==> flow/design.v <==
`timescale 1ns / 1ps
module game_objects( vid_on, pixl_x, pixl_y,
						  rgb);
		input vid_on;
		input [9:0] pixl_x, pixl_y;
		output reg [11:0] rgb;
	parameter 	leftwall = 32,
					rightwall = 35; 
	wire wall_on;
	wire [11:0] wall_rgb;
	parameter 	leftpaddle = 600,
					rightpaddle = 603,
					top_pad = 204,
					bot_pad = 276;
	wire 			pad_on;
	wire[11:0] 	pad_rgb;	 
	parameter 	left_ball = 580,
					right_ball = 588,
					top_ball = 238,
					bot_ball = 246;
	wire 			ball_on;
	wire [11:0] ball_rgb;
	assign wall_on = (leftwall <= pixl_x) && (pixl_x <= rightwall);
	assign wall_rgb = 12'h00F;  
	assign pad_on = (leftpaddle <= pixl_x) && (pixl_x <= rightpaddle) &&
						 (top_pad <= pixl_y) && (pixl_y <= bot_pad);
	assign pad_rgb = 12'h0F0;  
	assign ball_on = (left_ball <= pixl_x) && (pixl_x <= right_ball) &&
						  (top_ball <= pixl_y) && (pixl_y <= bot_ball);
	assign ball_rgb = 12'hF00;  
	always @(*)
		if (~vid_on) rgb = 12'hFFF;  
		else if (wall_on) rgb = wall_rgb;
		else if (pad_on) rgb = pad_rgb;
		else if (ball_on) rgb = ball_rgb;
		else rgb = 12'h000 ;
endmodule
`timescale 1ns / 1ps
module static_game(clock ,reset, hsync, vsync, rgb);
	input clock, reset;
	output hsync, vsync;
	output [11:0] rgb;
	wire [9:0] pix_x, pix_y;
	wire on_vid;
	reg [11:0] ps_rgb;
   wire [11:0]	ns_rgb;
	vga_sync SYNC (.clk(clock), .reset(reset),
						.hsync(hsync), .vsync(vsync),
						.pixel_x(pix_x), .pixel_y(pix_y),
						.video_on(on_vid));
	game_objects OBJECTS(.vid_on(on_vid), 
								.pixl_x(pix_x), .pixl_y(pix_y),
								.rgb(ns_rgb));
	always @(posedge clock, posedge reset)
		if (reset) ps_rgb <= 12'hFFF;
		else ps_rgb <= ns_rgb;
	 assign rgb = ps_rgb;
endmodule
`timescale 1ns / 1ps
module vga_sync(clk, reset,
					 hsync, vsync
					, pixel_x, pixel_y, video_on
					 );
	input clk, reset;
	output reg  [9:0] pixel_x, pixel_y;
	output hsync, vsync, video_on;
	wire v_scan_on, h_scan_on;	
	reg [1:0] count;
	reg [1:0] n_count;
	wire tick;
	assign tick = (count == 3) ? 1'b1: 1'b0;  
	always @ (posedge clk, posedge reset)  
		if(reset) count <= 2'b0; 
		else 	    count <= n_count;
	always @(*)
		n_count = (tick) ? 2'b0: count + 2'b1;  
	reg [9:0] H_count, nH_count;
	reg [9:0] V_count, nV_count;
	reg H_sync, V_sync;
	wire nV_sync, nH_sync;
	reg [11:0] RGB;
	wire v_end, h_end, high_signal;
	always @(posedge clk, posedge reset)
		if(reset) begin
			 H_count <= 0;
			 V_count <= 0;
			 H_sync <= 0;
			 V_sync <= 0;
		end
	else
		begin
			 H_count <= nH_count;
			 V_count <= nV_count;
			 H_sync  <= nH_sync;
			 V_sync  <= nV_sync;
		end
	assign high_signal = tick;
	assign h_end = (H_count == 799) ? 1'd1: 1'd0;
	assign v_end = (V_count == 524) ? 1'd1: 1'd0;
	always @ (*)
		if(high_signal)  
			if (h_end) nH_count = 1'b0;
				else 	  nH_count = H_count + 1'b1;
		else 
			nH_count = H_count;
	always @ (*) 
		if(h_end & high_signal)  
			if (v_end) nV_count = 1'b0;
				else    nV_count = V_count + 1'b1;
		else
			nV_count = V_count;
	assign nH_sync = (H_count >= 656 && 
							H_count <= 751); 
	assign nV_sync = (V_count >= 490 && 
							V_count <= 491);
	always @(posedge clk, posedge reset)
		if (reset) begin 
			pixel_x <= 10'b0;
			pixel_y <= 10'b0;
			end
		else begin
		pixel_x <= H_count;
		pixel_y <= V_count; 
		end
	assign h_scan_on = (0<= pixel_x &&  pixel_x < 640);
	assign v_scan_on = (0<= pixel_y &&  pixel_y < 480);
	assign video_on = h_scan_on && v_scan_on;
	assign hsync   = ~H_sync;
	assign vsync   = ~V_sync; 
endmodule
---- Step by step through the tools: static_game ----
The steps from the RTL of static_game to its reports follow in flow order.
Lines are those of the file above, counted from 1.
Operators carry their Yosys type and port widths (W data, S select, Z words).
Cell names lack the library's common part.
Not given: --
set-up
  design top .............................. static_game
  clock port .............................. clock
  cell library ............................ sky130hd
  library corner .......................... tt_025C_1v80

---- Word-level counts ----
Source: Yosys, flattened and elaborated, memories not mapped. Widths are those after wreduce; folded enables and synchronous resets count as part of the registers. Registers that Yosys merges into a memory's read port (data or address) are not register bits. Print and check cells do not count. Equal cells are merged and count once.
word-level totals
  bits in registers ....................... 56
  input port bits ......................... 2
  output and inout port bits .............. 14
  cells after elaboration ................. 57
operators by class
  $add $sub $neg .......................... 3
  $lt $le $gt $ge ......................... 18
  equal/unequal tests ..................... 3
  multiplexer cells ....................... 10
  bitwise gates (word level) .............. 3
  reductions and logical operators ........ 12
operators by type and width
  cell                     count
  $mux W12                 4
  $le A10 B10 Y1 const B   3
  $le A1 B10 Y1 const A    2
  $add A10 B1 Y10 const B  2
  $le A10 B10 Y1 const A   2
  $eq A10 B10 Y1 const B   2
  $le A10 B9 Y1 const B    2
  $le A8 B10 Y1 const A    2
  $mux W10                 2
  $logic_and A1 B1 Y1      12
  $ge A10 B10 Y1 const B   1
  $lt A10 B10 Y1 const B   1
  $le A10 B6 Y1 const B    1
  $le A10 B8 Y1 const B    1
  $ge A10 B9 Y1 const B    1
  $lt A10 B9 Y1 const B    1
  $le A6 B10 Y1 const A    1
  $mux W1                  3
  $not A1 Y1               2
  $add A2 B1 Y2 const B    1
  $eq A2 B2 Y1 const B     1
  $mux W2                  1
  $and A1 B1 Y1            1

---- Depth ----
Longest topological path by Yosys (ltp), each cell counted once; first at word level (registers and memories cut), then after technology mapping (sequential cells cut; the memories' decode and read muxes count).
logic depth
  depth in word-level cells ............... 8
  ABC_AREA ................................ 0
  gate-level depth with buffers ........... 7

---- Mapped cells and area ----
Yosys stat after the flow's synthesis: flattened, memories mapped to cells. It holds for the ABC_AREA given above (unset counts as 0); a run with the other value may have another netlist.
Totals and module areas in this step are rounded.
cell types
  cell type  count
  dfrtp_1    44
  dfstp_2    3
  ha_1       6
  buf_4      9
  o21ai_0    13
  nand3_1    11
  xnor2_1    6
  nand4_1    8
  xor2_1     5
  inv_1      11
  nand2_1    11
  nor2_1     9
  and3_1     4
  nor3_1     5
  nor4_1     4
  nand4b_1   2
  nor4b_1    2
  nand2b_1   2
Not listed: further types 23, cells in them 24.
mapped netlist
  mapped cells ............................ 179
  chip area (Yosys) ....................... 2010 µm²
  sequential part of the area ............. 1180 µm²
  flip-flops .............................. 47
  buffers ................................. 11
By module: a second synthesis without flattening, with its own total; a netlist apart from the flattened one above.
unflattened totals
  cell total of the unflattened synthesis .. 185
  area (unflattened synthesis) ............ 2300 µm²
Rows give one instance, submodules left out.
modules
  module        instances  cells  area (µm²)
  vga_sync      1          140    1750
  static_game   1          13     319
  game_objects  1          32     225

---- Path before layout ----
Source: OpenSTA report_checks on the synthesized netlist (no wires, ideal clock, input and output delay 20% of the period each), path of least setup slack; recovery checks are left aside. Register names are those of the netlist, which keeps one name where synthesis merged equal registers.
path post-synthesis
  path type ............................... register -> register
  from .................................... reg SYNC.H_count[0]
  to ...................................... reg SYNC.V_count[3]
  period .................................. 2.47 ns
  arrival time ............................ 1.765 ns
  setup slack ............................. 0.629 ns
  delay of the path ....................... 1.841 ns
  driving pins on the path ................ 7
  path buffers ............................ 1
  period reached after synthesis .......... 1.841 ns
"delay of the path" is the arrival time less input delay plus setup time.
"driving pins on the path" counts driving pins, that of a launching flip-flop among them; a cell with two outputs on the path counts twice.
"period reached after synthesis" is the clock period less the worst setup slack; recovery checks do not enter. This is arithmetic on one report: input and output delays are still those of the set period (20% each).
Between the ends stands the longest chain of elaborated cells between them, by number of cells; it is not shown to be the way that was timed. Of several equally long chains one is given.
Each line given opens the expression or statement behind the cell; cells for indexed reads and writes are added by Yosys, which also makes memories of some case tables.
between the ends, post-synthesis
  cell sequence ........................... dfrtp_1 -> ha_1 -> nand4_2 -> or3_1 -> buf_2 -> or4_1 -> o21ai_1
  cells in the longest elaborated chain ... 3
  elaborated cells on any way between the ends .. 3
  classes of those cells .................. 1 x eq/ne; 1 x mux; 1 x logic
ends and longest elaborated chain, post-synthesis
  item            RTL line  text
  from (decl)     77        reg [9:0] H_count, nH_count;
  from (assign)   85        H_count <= 0;
  from (assign)   92        H_count <= nH_count;
  $eq A10 B10 Y1  98        assign h_end = (H_count == 799) ? 1'd1: 1'd0;
  $mux W1         98
  $and A1 B1 Y1   107       if(h_end & high_signal)
  to (assign)     86        V_count <= 0;
  to (assign)     93        V_count <= nV_count;
  to (decl)       78        reg [9:0] V_count, nV_count;

---- Path in the finished layout ----
From the final timing report of run 1: the path of least setup slack in the routed layout; clock arrival at registers is part of the times.
path post-layout
  path type ............................... register -> register
  from .................................... reg SYNC.H_count[1]
  to ...................................... reg SYNC.V_count[3]
  period .................................. 2.2 ns
  arrival time ............................ 2.34 ns
  setup slack ............................. 0.15 ns
  driving pins on the path ................ 6
  path buffers ............................ 0
Between the ends stands the longest chain of elaborated cells between them, by number of cells; it is not shown to be the way that was timed. Of several equally long chains one is given.
between the ends, post-layout
  cell sequence ........................... dfrtp_1 -> ha_1 -> nand4_2 -> or3_1 -> or4_1 -> o21ai_1
  cells in the longest elaborated chain ... 3
  elaborated cells on any way between the ends .. 3
  classes of those cells .................. 1 x eq/ne; 1 x mux; 1 x logic
ends and longest elaborated chain, post-layout
  item            RTL line  text
  from (decl)     77        reg [9:0] H_count, nH_count;
  from (assign)   85        H_count <= 0;
  from (assign)   92        H_count <= nH_count;
  $eq A10 B10 Y1  98        assign h_end = (H_count == 799) ? 1'd1: 1'd0;
  $mux W1         98
  $and A1 B1 Y1   107       if(h_end & high_signal)
  to (assign)     86        V_count <= 0;
  to (assign)     93        V_count <= nV_count;
  to (decl)       78        reg [9:0] V_count, nV_count;

Add stored flow runs of static_game

Design static_game on sky130hd. What follows are 2 stored runs of the flow, each under its own settings; their order means nothing. The constraints put input and output delay at 20% of the set period each and load the outputs with 0.01 pF.
"achieved clock period" = clock period - worst setup slack. The figure is calculated, with input and output delays left at 20% of the set period.
"allowed time less slack (worst setup path)" means the part of the period allowed to the worst setup path (the constraints hold back 20% at inputs and 20% at outputs) less its slack; where the path has registers, the arrival times of their clocks count too.
The measured numbers are rounded.

======== run 1 ========
==> flow/run.sh <==
#!/bin/bash
# the make line also repeats the synthesis and layout settings of config.mk as NAME=value (left out here)
make -C /OpenROAD-flow-scripts/flow DESIGN_CONFIG=/design/flow/config.mk WORK_HOME=/design/flow/orfs CLKGATE_MAP_FILE= finish
==> flow/config.mk <==
export PLATFORM = sky130hd
export DESIGN_NAME = static_game
export DESIGN_NICKNAME = static_game
export VERILOG_FILES = /design/flow/design.v
export SDC_FILE = /design/flow/constraint.sdc
export NUM_CORES = 4
export LEC_CHECK = 0
export CAP_MARGIN = 20
export CORE_MARGIN = 2
export CORE_UTILIZATION = 69
export SLEW_MARGIN = 20
==> flow/constraint.sdc <==
create_clock -name core_clock -period 2.2 [get_ports {clock}]
set_input_delay 0.4400 -clock core_clock [delete_from_list [all_inputs] [get_ports {clock}]]
set_output_delay 0.4400 -clock core_clock [all_outputs]
set_load 0.01 [all_outputs]

-------- measured, run 1 --------
  total negative slack on setup checks .... 0.000 ns
  cell area after synthesis ............... 2010 µm²
  worst setup slack after layout .......... 0.149 ns
  final design utilization ................ 80.4 %
  achieved clock period ................... 2.051 ns
  allowed time less slack (worst setup path) .. 2.05 ns
  worst setup path type ................... register -> register
  total die area .......................... 3360 µm²

======== run 2 ========
==> flow/run.sh <==
#!/bin/bash
# the make line also repeats the synthesis and layout settings of config.mk as NAME=value (left out here)
make -C /OpenROAD-flow-scripts/flow DESIGN_CONFIG=/design/flow/config.mk WORK_HOME=/design/flow/orfs CLKGATE_MAP_FILE= finish
==> flow/config.mk <==
export PLATFORM = sky130hd
export DESIGN_NAME = static_game
export DESIGN_NICKNAME = static_game
export VERILOG_FILES = /design/flow/design.v
export SDC_FILE = /design/flow/constraint.sdc
export NUM_CORES = 4
export LEC_CHECK = 0
export ABC_AREA = 1
export CAP_MARGIN = 15
export CELL_PAD_IN_SITES_DETAIL_PLACEMENT = 0
export CORE_MARGIN = 2
export CORE_UTILIZATION = 34
export CTS_CLUSTER_DIAMETER = 174
export CTS_CLUSTER_SIZE = 32
export GPL_TIMING_DRIVEN = 0
export MAX_ROUTING_LAYER = met4
export PLACE_DENSITY_LB_ADDON = 0.21
export SETUP_SLACK_MARGIN = 0.15
export SLEW_MARGIN = 40
export TNS_END_PERCENT = 70
==> flow/constraint.sdc <==
create_clock -name core_clock -period 2.52 [get_ports {clock}]
set_input_delay 0.5040 -clock core_clock [delete_from_list [all_inputs] [get_ports {clock}]]
set_output_delay 0.5040 -clock core_clock [all_outputs]
set_load 0.01 [all_outputs]

-------- measured, run 2 --------
  total negative slack on setup checks .... 0.000 ns
  cell area after synthesis ............... 2320 µm²
  worst setup slack after layout .......... 0.539 ns
  final design utilization ................ 40.1 %
  achieved clock period ................... 1.981 ns
  allowed time less slack (worst setup path) .. 1.48 ns
  worst setup path type ................... register -> output
  total die area .......................... 7510 µm²
