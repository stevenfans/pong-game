==> flow/design.v <==
`timescale 1ns / 1ps
module pong_animated(clk, reset, sw, video_on, pixl_x, pixl_y, RGB);
	input  clk, reset, video_on;
	input [1:0] sw; 
	input [9:0] pixl_x, pixl_y;
	output[11:0] RGB; 
	reg   [11:0] RGB;
	parameter velocityP = 10'd4;
	wire restart; 
	wire tick_60Hz; 
	assign tick_60Hz = (pixl_x == 0 ) && (pixl_y == 481);
	parameter top_boundary    = 1,
				 bottom_boundary = 480, 
				 right_boundary  = 640;
	parameter 	leftpaddle = 600,
					rightpaddle = 603;
	wire pad_on; 
	wire [11:0] pad_rgb;
	reg [9:0] paddle_top_reg, n_paddle_top_reg;
	wire [9:0] top_pad, bot_pad; 
	assign top_pad = paddle_top_reg; 
	assign bot_pad = top_pad + 10'd71;
	assign pad_on = (leftpaddle <= pixl_x) && (pixl_x <= rightpaddle) &&
						 (top_pad <= pixl_y)    && (pixl_y <= bot_pad);
	assign pad_rgb = 12'h0F0;  
	always @ (*)
	begin
		n_paddle_top_reg = paddle_top_reg; 
		if(tick_60Hz)
			if (sw[1] & (bot_pad < 480)) 
				n_paddle_top_reg = paddle_top_reg + velocityP;
			else if (sw[0] & (top_pad > 1 )) 
				n_paddle_top_reg = paddle_top_reg - velocityP;
	end
	parameter 	ball_size =  10'd8,
					pos_speed =  1,
					neg_speed = -1; 
	wire 			ball_on;
	wire [11:0] ball_rgb;
	wire [9:0] top_ball, bot_ball;
	wire [9:0] left_ball, right_ball;
	reg  [9:0]  ball_x_reg, ball_y_reg;
	wire [9:0]  n_ball_x_reg, n_ball_y_reg;
	reg [9:0] delta_x,  delta_y; 
	reg [9:0] n_delta_x, n_delta_y; 
	assign top_ball = ball_y_reg; 
	assign bot_ball = top_ball + ball_size - 10'd1;
	assign left_ball = ball_x_reg;
	assign right_ball = left_ball + ball_size - 10'd1; 
	assign ball_on = (top_ball <= pixl_y)  && (pixl_y <= bot_ball) &&
						  (left_ball <= pixl_x) && (pixl_x <= right_ball); 
	assign ball_rgb = 12'hF00;  
	assign n_ball_x_reg = (tick_60Hz) ? (ball_x_reg + delta_x) : ball_x_reg; 
	assign n_ball_y_reg = (tick_60Hz) ? (ball_y_reg + delta_y) : ball_y_reg; 
	always @ (*)  
		begin
			n_delta_x = delta_x;  
			n_delta_y = delta_y; 
			if (top_ball <= 1 )  
				n_delta_y = pos_speed;  
			else if (bot_ball >= 479)  
				n_delta_y = neg_speed;  
			else if (left_ball <= 35)  
				n_delta_x = pos_speed;
			else if ((600 <= right_ball)  && (right_ball <= 603) &&
						(top_pad <= bot_ball) && (top_ball <= bot_pad))
				n_delta_x = neg_speed; 					
		end
	assign restart = (right_ball==639) ? 1'd1 : 1'd0; 
	parameter 	leftwall = 32,
					rightwall = 35; 
	wire wall_on;
	wire [11:0] wall_rgb;
	assign wall_on = (leftwall <= pixl_x) && (pixl_x <= rightwall);
	assign wall_rgb = 12'h00F;  
	always @ ( posedge clk, posedge reset)
		if(reset)
			begin
				paddle_top_reg <= 220;
				ball_x_reg 		<= 36;
				ball_y_reg 		<= 0;
				delta_x 			<= 1;
				delta_y 			<= 1;			
			end 	
	else if (restart)
		 begin
				paddle_top_reg <= n_paddle_top_reg;
				ball_x_reg 		<= 36;
				ball_y_reg 		<= 0;
				delta_x 			<= 1;
				delta_y 			<= 1;			
			end
		else 
			begin
				paddle_top_reg <= n_paddle_top_reg;
				ball_x_reg 		<= n_ball_x_reg;
				ball_y_reg 		<= n_ball_y_reg;
				delta_x 		   <= n_delta_x;
				delta_y    		<= n_delta_y; 
			end 
	always @(*)
	if (~video_on)
		RGB = 12'h000;  
	else 
		if (wall_on)
			RGB = wall_rgb; 
		else if (pad_on)
			RGB = pad_rgb;
		else if (ball_on)
			RGB = ball_rgb; 
		else 
			RGB = 12'h000; 
endmodule
[Step by step through the tools: pong_animated]
Tool output for the design above, in the order of the flow.
Lines are those of the file above, counted from 1.
Cell names lack the library's common part.
The mark - stands for no value.
Inputs
  top: pong_animated
  clock: clk
  library: sky130hd
  corner: tt_025C_1v80

[Word-level counts]
Yosys after proc, flatten, opt, wreduce and memory -nomap, before mapping. Memory bits, and registers merged into a memory's read port (data or address), are not among the register bits. Print and check cells are not counted. Equal cells are merged and count once.
Word-level totals
  flip-flop bits (word level): 50
  output and inout bits: 12
  cells after elaboration: 76
Operators by class
  add/subtract/negate cells: 9
  magnitude comparators: 19
  equality and inequality tests: 4
  mux-type cells: 19
  bitwise operators: 2
  reductions and logical operators: 18
Operator list (number)
  2-to-1 mux 10 bit: 14
  less-or-equal comparator 10 bit: 8
  2-to-1 mux 12 bit: 4
  subtractor 10 x 1 -> 10 bit (second input constant): 2
  adder 10 bit: 2
  less-or-equal comparator 10 bit (first input constant): 2
  less-or-equal comparator 10 bit (second input constant): 2
  adder 10 x 4 -> 10 bit (second input constant): 2
  less-or-equal comparator 10 x 6 -> 1 bit (second input constant): 2
  logical AND 1 bit: 11
  greater-than comparator 10 x 1 -> 1 bit (second input constant): 1
  less-or-equal comparator 10 x 1 -> 1 bit (second input constant): 1
  equality test 10 bit (second input constant): 1
  adder 10 x 3 -> 10 bit (second input constant): 1
  subtractor 10 x 3 -> 10 bit (second input constant): 1
  adder 10 x 7 -> 10 bit (second input constant): 1
  >= comparator 10 x 9 -> 1 bit (second input constant): 1
  < comparator 10 x 9 -> 1 bit (second input constant): 1
  equality test 10 x 9 -> 1 bit (second input constant): 1
  logical NOT 10 bit: 1
  less-or-equal comparator 6 x 10 -> 1 bit (first input constant): 1
  nonzero test 3 bit: 2
  != test 2 x 1 -> 1 bit (second input constant): 2
  nonzero test 2 bit: 2
  AND reduction 3 bit: 1
  AND 1 bit: 2
  AND reduction 2 bit: 1
  2-to-1 mux 1 bit: 1

[Logic depth]
Yosys ltp: most cells in a row. Word level: on the elaborated netlist, between registers, memories and ports. Mapped: between sequential cells and ports; inverters and the memories' decode and read muxes count.
Depth
  depth in word-level cells: 11
  ABC_AREA: 0
  depth in mapped cells: 14
  gate-level depth less buffers: 13

[Netlist]
Source: synth_stat.txt of the flow (Yosys; design flattened, memories mapped). It holds for the ABC_AREA given above (unset counts as 0); a run with the other value may have another netlist.
Cell types
  ha_1: number 91, area in all 1.14E+03 um^2
  dfrtp_1: number 23, area in all 575.552 um^2
  xnor2_1: number 28, area in all 245.235 um^2
  a21oi_1: number 41, area in all 205.197 um^2
  dfstp_2: number 7, area in all 183.926 um^2
  xor2_1: number 19, area in all 166.41 um^2
  nand2_1: number 44, area in all 165.158 um^2
  a21o_1: number 19, area in all 142.637 um^2
  o21ai_0: number 28, area in all 140.134 um^2
  inv_1: number 36, area in all 135.13 um^2
  xnor3_1: number 5, area in all 112.608 um^2
  nand3_1: number 18, area in all 90.086 um^2
  nand4_1: number 13, area in all 81.328 um^2
  buf_4: number 9, area in all 67.565 um^2
  nor2_1: number 18, area in all 67.565 um^2
  nand2b_1: number 10, area in all 62.56 um^2
  fa_1: number 3, area in all 60.058 um^2
  a211oi_1: number 7, area in all 52.55 um^2
Not listed: further types 52, cells in them 132.
Mapped netlist
  standard cells after synthesis: 551
  chip area (Yosys): 4660.7 um^2
  area of sequential cells: 759.5 um^2
  flip-flops: 30
  buffers: 25

[Timing after synthesis]
OpenSTA on the mapped netlist: ideal clock, no wires. The path of least setup slack (recovery checks aside). Input and output delay are each 20% of the period. Register names are those of the netlist, which keeps one name where synthesis merged equal registers.
Timing after synthesis
  path kind: register to output
  from: register ball_y_reg[3]
  to: output port RGB[10]
  clock period: 3.67 ns
  data arrival time: 3.016 ns
  data required time: 2.936 ns
  path slack: -0.080 ns
  path delay: 3.016 ns
  driving pins on the path: 12
  path buffers: 2
  synthesis period reached: 3.75 ns
"path delay" is the arrival time less input delay plus setup time.
At an output port there is no setup time.
"driving pins on the path" counts driving pins, that of a launching flip-flop among them; a cell with two outputs on the path counts twice.
"synthesis period reached" is the clock period less the worst setup slack; recovery checks do not enter. This is arithmetic on one report: input and output delays are still those of the set period (20% each).
The rows between start and end are the longest chain of elaborated cells between them; the timing report does not say that the signal goes this way. Where chains are equally long, one stands for them.
A line is the first line of the expression or statement that the cell stems from. Yosys adds cells for indexed reads and writes and turns some case tables into memories.
At most two assigning lines are given for a register; there are more.
On the way, after synthesis
  path through: dfrtp_1 -> buf_2 -> nand4_1 -> or4_1 -> xnor2_1 -> inv_1 -> ha_1 -> a31o_2 -> a221oi_1 -> a211oi_1 -> a2111oi_2 -> buf_4
  cells in the longest elaborated chain: 10
  elaborated cells between the ends (all ways): 11
  RTL lines with such cells: 6
Ends and longest elaborated chain, after synthesis
  start: declaration: line 42  | reg [9:0] ball_x_reg, ball_y_reg;
  start: assignment: line 81  | ball_y_reg <= 0;
  start: assignment: line 97  | ball_y_reg <= n_ball_y_reg;
  adder 10 x 4 -> 10 bit: line 47  | assign bot_ball = top_ball + ball_size - 10'd1;
  subtractor 10 x 1 -> 10 bit: line 47
  less-or-equal comparator 10 bit: line 50  | assign ball_on = (top_ball <= pixl_y) && (pixl_y <= bot_ball) &&
  logical AND 1 bit (3 in a row): line 50
  2-to-1 mux 12 bit: line 109  | else if (ball_on)
  2-to-1 mux 12 bit: line 107  | else if (pad_on)
  2-to-1 mux 12 bit: line 105  | if (wall_on)
  2-to-1 mux 12 bit: line 102  | if (~video_on)
  end: declaration: line 6  | output[11:0] RGB;

Hand-over note for pong_animated

Stored flow runs of pong_animated (2 of them; Yosys, OpenROAD, sky130hd). They differ in their settings and are not a sequence. Constraints: input delay and output delay 20% of the set period each, output load 0.01 pF.

settings of record 1
{
  "period_ns": 3.31,
  "CORE_UTILIZATION": 57,
  "SETUP_SLACK_MARGIN": 0.84,
  "CELL_PAD_IN_SITES_DETAIL_PLACEMENT": 2,
  "CTS_CLUSTER_DIAMETER": 190,
  "CAP_MARGIN": 20,
  "CORE_MARGIN": 2,
  "SLEW_MARGIN": 20
}
report of record 1: did not finish, place, DPL-0033

settings of record 2
{
  "period_ns": 3.83,
  "CORE_UTILIZATION": 71,
  "CAP_MARGIN": 20,
  "CORE_MARGIN": 2,
  "SLEW_MARGIN": 20
}
report of record 2: did not finish, route, GRT-0232

End of note.
